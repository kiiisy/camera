==> flow/design.v <==
parameter Memory_Clock = 168;
parameter PSRAM_WIDTH = 8;
parameter DQ_WIDTH = 16;
parameter ADDR_WIDTH = 21;
parameter Burst_Length  = "128_Bytes";
parameter burst_num = 32;
parameter Fixed_Latency_Enable = "Fixed";
parameter Initial_Latency = 6;
parameter Drive_Strength = 50;
parameter Deep_Power_Down = "OFF";
parameter Hybrid_Sleep_Mode = "OFF";
parameter Refresh_Rate = "normal";
parameter PASR = "full";
parameter shift_delay = 232;
module syn_gen
(
    input              I_pxl_clk   , 
    input              I_rst_n     , 
    input      [15:0]  I_h_total   , 
    input      [15:0]  I_h_sync    , 
    input      [15:0]  I_h_bporch  , 
    input      [15:0]  I_h_res     , 
    input      [15:0]  I_v_total   , 
    input      [15:0]  I_v_sync    , 
    input      [15:0]  I_v_bporch  , 
    input      [15:0]  I_v_res     , 
    input      [15:0]  I_rd_hres   ,
    input      [15:0]  I_rd_vres   ,
    input              I_hs_pol    , 
    input              I_vs_pol    , 
    output reg         O_rden      ,
    output reg         O_de        ,   
    output reg         O_hs        ,
    output reg         O_vs         
);
reg  [15:0]   V_cnt     ;
reg  [15:0]   H_cnt     ;
wire          Pout_de_w    ;                          
wire          Pout_hs_w    ;
wire          Pout_vs_w    ;
reg           Pout_de_dn   ;                          
reg           Pout_hs_dn   ;
reg           Pout_vs_dn   ;
wire          Rden_w    ;
reg           Rden_dn   ; 
always@(posedge I_pxl_clk or negedge I_rst_n)
begin
	if(!I_rst_n)
		V_cnt <= 16'd0;
	else     
		begin
			if((V_cnt >= (I_v_total-1'b1)) && (H_cnt >= (I_h_total-1'b1)))
				V_cnt <= 16'd0;
			else if(H_cnt >= (I_h_total-1'b1))
				V_cnt <=  V_cnt + 1'b1;
			else
				V_cnt <= V_cnt;
		end
end
always @(posedge I_pxl_clk or negedge I_rst_n)
begin
	if(!I_rst_n)
		H_cnt <=  16'd0; 
	else if(H_cnt >= (I_h_total-1'b1))
		H_cnt <=  16'd0 ; 
	else 
		H_cnt <=  H_cnt + 1'b1 ;           
end
assign  Pout_de_w = ((H_cnt>=(I_h_sync+I_h_bporch))&(H_cnt<=(I_h_sync+I_h_bporch+I_h_res-1'b1)))&
                    ((V_cnt>=(I_v_sync+I_v_bporch))&(V_cnt<=(I_v_sync+I_v_bporch+I_v_res-1'b1))) ;
assign  Pout_hs_w =  ~((H_cnt>=16'd0) & (H_cnt<=(I_h_sync-1'b1))) ;
assign  Pout_vs_w =  ~((V_cnt>=16'd0) & (V_cnt<=(I_v_sync-1'b1))) ;  
assign  Rden_w    = ((H_cnt>=(I_h_sync+I_h_bporch))&(H_cnt<=(I_h_sync+I_h_bporch+I_rd_hres-1'b1)))&
                    ((V_cnt>=(I_v_sync+I_v_bporch))&(V_cnt<=(I_v_sync+I_v_bporch+I_rd_vres-1'b1))); 
always@(posedge I_pxl_clk or negedge I_rst_n)
begin
	if(!I_rst_n)
		begin
			Pout_de_dn  <= 1'b0;                          
			Pout_hs_dn  <= 1'b1;
			Pout_vs_dn  <= 1'b1; 
			Rden_dn     <= 1'b0; 
		end
	else 
		begin
			Pout_de_dn  <= Pout_de_w;                          
			Pout_hs_dn  <= Pout_hs_w;
			Pout_vs_dn  <= Pout_vs_w;
			Rden_dn     <= Rden_w   ; 
		end
end
always@(posedge I_pxl_clk or negedge I_rst_n)
begin
	if(!I_rst_n)
		begin 
			O_de  <= 1'b0;                       
			O_hs  <= 1'b1;
			O_vs  <= 1'b1;
			O_rden<= 1'b0; 
		end
	else 
		begin   
			O_de  <= Pout_de_dn;                      
			O_hs  <= I_hs_pol ? ~Pout_hs_dn : Pout_hs_dn ;
			O_vs  <= I_vs_pol ? ~Pout_vs_dn : Pout_vs_dn ;
			O_rden<= Rden_dn;
		end
end
endmodule
## From RTL to reports: syn_gen

Tool output for the design above, in the order of the flow.
Lines are those of the file above, counted from 1.
Library cell names are shortened.
The mark -- stands for no value.

| design | value |
|---|---|
| top module | syn_gen |
| clock | I_pxl_clk |
| standard-cell library | sky130hd |
| corner | tt_025C_1v80 |

## Word-level counts

Yosys after proc, flatten, opt, wreduce and memory -nomap, before mapping. Memory bits, and registers merged into a memory's read port (data or address), are not among the register bits. Print and check cells are not counted. Equal cells are merged and count once.

| cells by class | value |
|---|---|
| add/subtract/negate cells | 16 |
| order comparisons | 12 |
| muxes and demuxes | 5 |
| bitwise logic cells | 12 |
| reduce/logical cells | 2 |

Operators by type and width:

| cell | count |
|---|---|
| subtractor 16 x 1 -> 16 bit with constant B | 8 |
| adder 16 bit | 6 |
| <= comparator 16 bit | 6 |
| >= comparator 16 bit | 4 |
| two-way mux 16 bit | 3 |
| adder 16 x 1 -> 16 bit with constant B | 2 |
| >= comparator 16 x 1 -> 1 bit with constant B | 2 |
| bitwise AND 1 bit | 8 |
| NOT 1 bit | 4 |
| nonzero test 2 bit | 1 |
| two-way mux 1 bit | 2 |
| logical AND 1 bit | 1 |

| storage and ports | value |
|---|---|
| register bits after elaboration | 40 |
| input port bits | 164 |
| word-level cells | 57 |

## Logic depth

Depth = most cells in a row (Yosys ltp): at word level without a register or memory, in the mapped netlist without a sequential cell, where the memories' decode and read muxes count.

| depth | value |
|---|---|
| word-level depth | 6 |
| ABC_AREA | 0 |
| depth in mapped cells | 25 |

## Netlist

The flow's flattened synthesis, as Yosys stat reports it; memories are mapped. The netlist is that of the ABC_AREA named above (0 if unset); the other value can give another one.

| mapped netlist | value |
|---|---|
| cell count | 1433 |
| chip area (Yosys) | 0.0113096 mm^2 |
| sequential area | 0.001006 mm^2 |
| mapped flip-flops | 40 |
| buffer cells | 11 |

Cell types:

| type | count | area in all (um^2) |
|---|---|---|
| ha_1 | 282 | 3.53E+03 |
| xnor2_1 | 107 | 937.149 |
| dfrtp_1 | 36 | 900.864 |
| inv_1 | 176 | 660.634 |
| xor2_1 | 71 | 621.846 |
| a21oi_1 | 82 | 410.394 |
| a21o_1 | 49 | 367.853 |
| nor2_1 | 98 | 367.853 |
| nand2_1 | 67 | 251.491 |
| o21a_1 | 31 | 232.723 |
| o21ai_0 | 42 | 210.202 |
| nand2b_1 | 33 | 206.448 |
| nand4_1 | 33 | 206.448 |
| nor3_1 | 41 | 205.197 |
| nand3_1 | 37 | 185.178 |
| and3_1 | 25 | 156.4 |
| or2_2 | 25 | 156.4 |
| fa_1 | 6 | 120.115 |

Not listed: further types 49, cells in them 192.

## Worst setup path after synthesis

OpenSTA on the mapped netlist: ideal clock, no wires. The path of least setup slack (recovery checks aside). Input and output delay are each 20% of the period. Register names are those of the netlist, which keeps one name where synthesis merged equal registers.

| timing path after synthesis | value |
|---|---|
| path kind | input port to flip-flop |
| from | input port I_v_sync[0] |
| to | register Pout_de_dn |
| period | 12.6 ns |
| external input delay | 2.520 ns |
| setup time | 0.098 ns |
| time at the first pin | 2.520 ns |
| data arrival time | 6.988 ns |
| data required time | 12.502 ns |
| path slack | 5.514 ns |
| delay of the path | 4.566 ns |
| stages on the path | 21 |
| synthesis period reached | 7.086 ns |

"delay of the path" is the arrival time less input delay plus setup time.
"stages on the path" counts driving pins, that of a launching flip-flop among them; a cell with two outputs on the path counts twice.
"synthesis period reached" = period - worst setup slack (recovery checks aside). The figure is calculated, with input and output delays left at 20% of the set period.
Between the ends stands the longest chain of elaborated cells between them, by number of cells; it is not shown to be the way that was timed. Of several equally long chains one is given.
A line is the first line of the expression or statement that the cell stems from. Yosys adds cells for indexed reads and writes and turns some case tables into memories.

| between the ends, after synthesis | value |
|---|---|
| path through | ha_1 > fa_1 > a21oi_1 > o22ai_2 > o41ai_4 > xnor2_1 > or2_2 > ha_1 > and3_1 > a21oi_1 > o21ai_1 > o41a_1 > a21o_1 > a21oi_1 > xnor2_1 > ha_1 > nand4_1 > or2_2 > or3_1 > o21ai_0 > nor4bb_2 |
| cells in the longest elaborated chain | 6 |
| elaborated cells on any way between the ends | 7 |

RTL lines, path after synthesis:

| element | line | text |
|---|---|---|
| start, declared | 24 | `input      [15:0]  I_v_sync    ,` |
| adder 16 bit x2 | 70 | `((V_cnt>=(I_v_sync+I_v_bporch))&(V_cnt<=(I_v_sync+I_v_bporch+I_v_res-1'b1))) ;` |
| subtractor 16 x 1 -> 16 bit | 70 |  |
| <= comparator 16 bit | 70 |  |
| bitwise AND 1 bit | 70 |  |
| bitwise AND 1 bit | 69 | `assign  Pout_de_w = ((H_cnt>=(I_h_sync+I_h_bporch))&(H_cnt<=(I_h_sync+I_h_bporch+I_h_res-1'b1)))&` |
| end, assigned | 79 | `Pout_de_dn <= 1'b0;` |
| end, assigned | 86 | `Pout_de_dn <= Pout_de_w;` |
| end, declared | 41 | `reg           Pout_de_dn   ;` |

## Timing after layout

Path of least setup slack in the final report of run A (OpenROAD, finished layout, wires in). Where an end is a register, its clock arrival counts in the times.

| timing path post-layout | value |
|---|---|
| path kind | input port to flip-flop |
| from | input port I_h_sync[0] |
| to | register Rden_dn |
| period | 9.34 ns |
| external input delay | 1.87 ns |
| setup time | 0.08 ns |
| time at the first pin | 1.87 ns |
| data arrival time | 7.68 ns |
| data required time | 9.56 ns |
| path slack | 1.88 ns |
| stages on the path | 23 |

Between the ends stands the longest chain of elaborated cells between them, by number of cells; it is not shown to be the way that was timed. Of several equally long chains one is given.

| between the ends, post-layout | value |
|---|---|
| path through | clkdlybuf4s50_1 > ha_1 > fa_1 > a21oi_1 > o211ai_1 > o41ai_1 > nand2b_1 > nand2_1 > a21oi_1 > xnor2_1 > ha_1 > inv_1 > ha_1 > or4_1 > a31o_2 > a21oi_1 > xnor2_1 > ha_1 > a211oi_1 > o21ai_0 > a2111oi_0 > o22ai_1 > nor3_1 |
| cells in the longest elaborated chain | 6 |
| elaborated cells on any way between the ends | 7 |

RTL lines, path post-layout:

| element | line | text |
|---|---|---|
| start, declared | 20 | `input      [15:0]  I_h_sync    ,` |
| adder 16 bit x2 | 73 | `assign  Rden_w    = ((H_cnt>=(I_h_sync+I_h_bporch))&(H_cnt<=(I_h_sync+I_h_bporch+I_rd_hres-1'b1)))&` |
| subtractor 16 x 1 -> 16 bit | 73 |  |
| <= comparator 16 bit | 73 |  |
| bitwise AND 1 bit x2 | 73 |  |
| end, assigned | 82 | `Rden_dn <= 1'b0;` |
| end, assigned | 89 | `Rden_dn <= Rden_w ;` |
| end, declared | 45 | `reg           Rden_dn   ;` |

Measured data: module syn_gen, platform sky130hd, 2 stored runs of the flow under differing settings, order arbitrary. Input and output delays are each 20% of the period that was set; the output load is 0.01 pF.
"clock period reached" is the run's clock period less its worst setup slack. It is reckoned from that one timing run; input and output delays stay at 20% of the period that was set.
"total power after layout" rests on the timing tool's default activity at the inputs, not on a simulated workload.

#### Run A

| setting | value |
|---|---|
| period_ns | `9.34` |
| CORE_UTILIZATION | `33` |
| SETUP_SLACK_MARGIN | `1.36` |
| PLACE_DENSITY_LB_ADDON | `0.23` |
| GPL_TIMING_DRIVEN | `1` |
| GPL_ROUTABILITY_DRIVEN | `1` |
| CTS_CLUSTER_SIZE | `65` |
| CTS_CLUSTER_DIAMETER | `281` |
| SLEW_MARGIN | `15` |
| MIN_ROUTING_LAYER | `met2` |
| MAX_ROUTING_LAYER | `met5` |
| CAP_MARGIN | `20` |
| CORE_MARGIN | `2` |

| result | value |
|---|---|
| mapped cell area after synthesis | 0.0113096 mm^2 |
| clock period reached | 7.462 ns |
| lowest setup slack | 1.878 ns |
| standard-cell area after layout | 0.0136769 mm^2 |
| die outline area | 0.0357683 mm^2 |
| total power after layout | 2.393 mW |

#### Run B

| setting | value |
|---|---|
| period_ns | `6.68` |
| CAP_MARGIN | `20` |
| CORE_MARGIN | `2` |
| CORE_UTILIZATION | `40` |
| SLEW_MARGIN | `20` |

| result | value |
|---|---|
| mapped cell area after synthesis | 0.0113096 mm^2 |
| clock period reached | 6.461 ns |
| lowest setup slack | 0.219 ns |
| standard-cell area after layout | 0.014106 mm^2 |
| die outline area | 0.0296356 mm^2 |
| total power after layout | 3.445 mW |
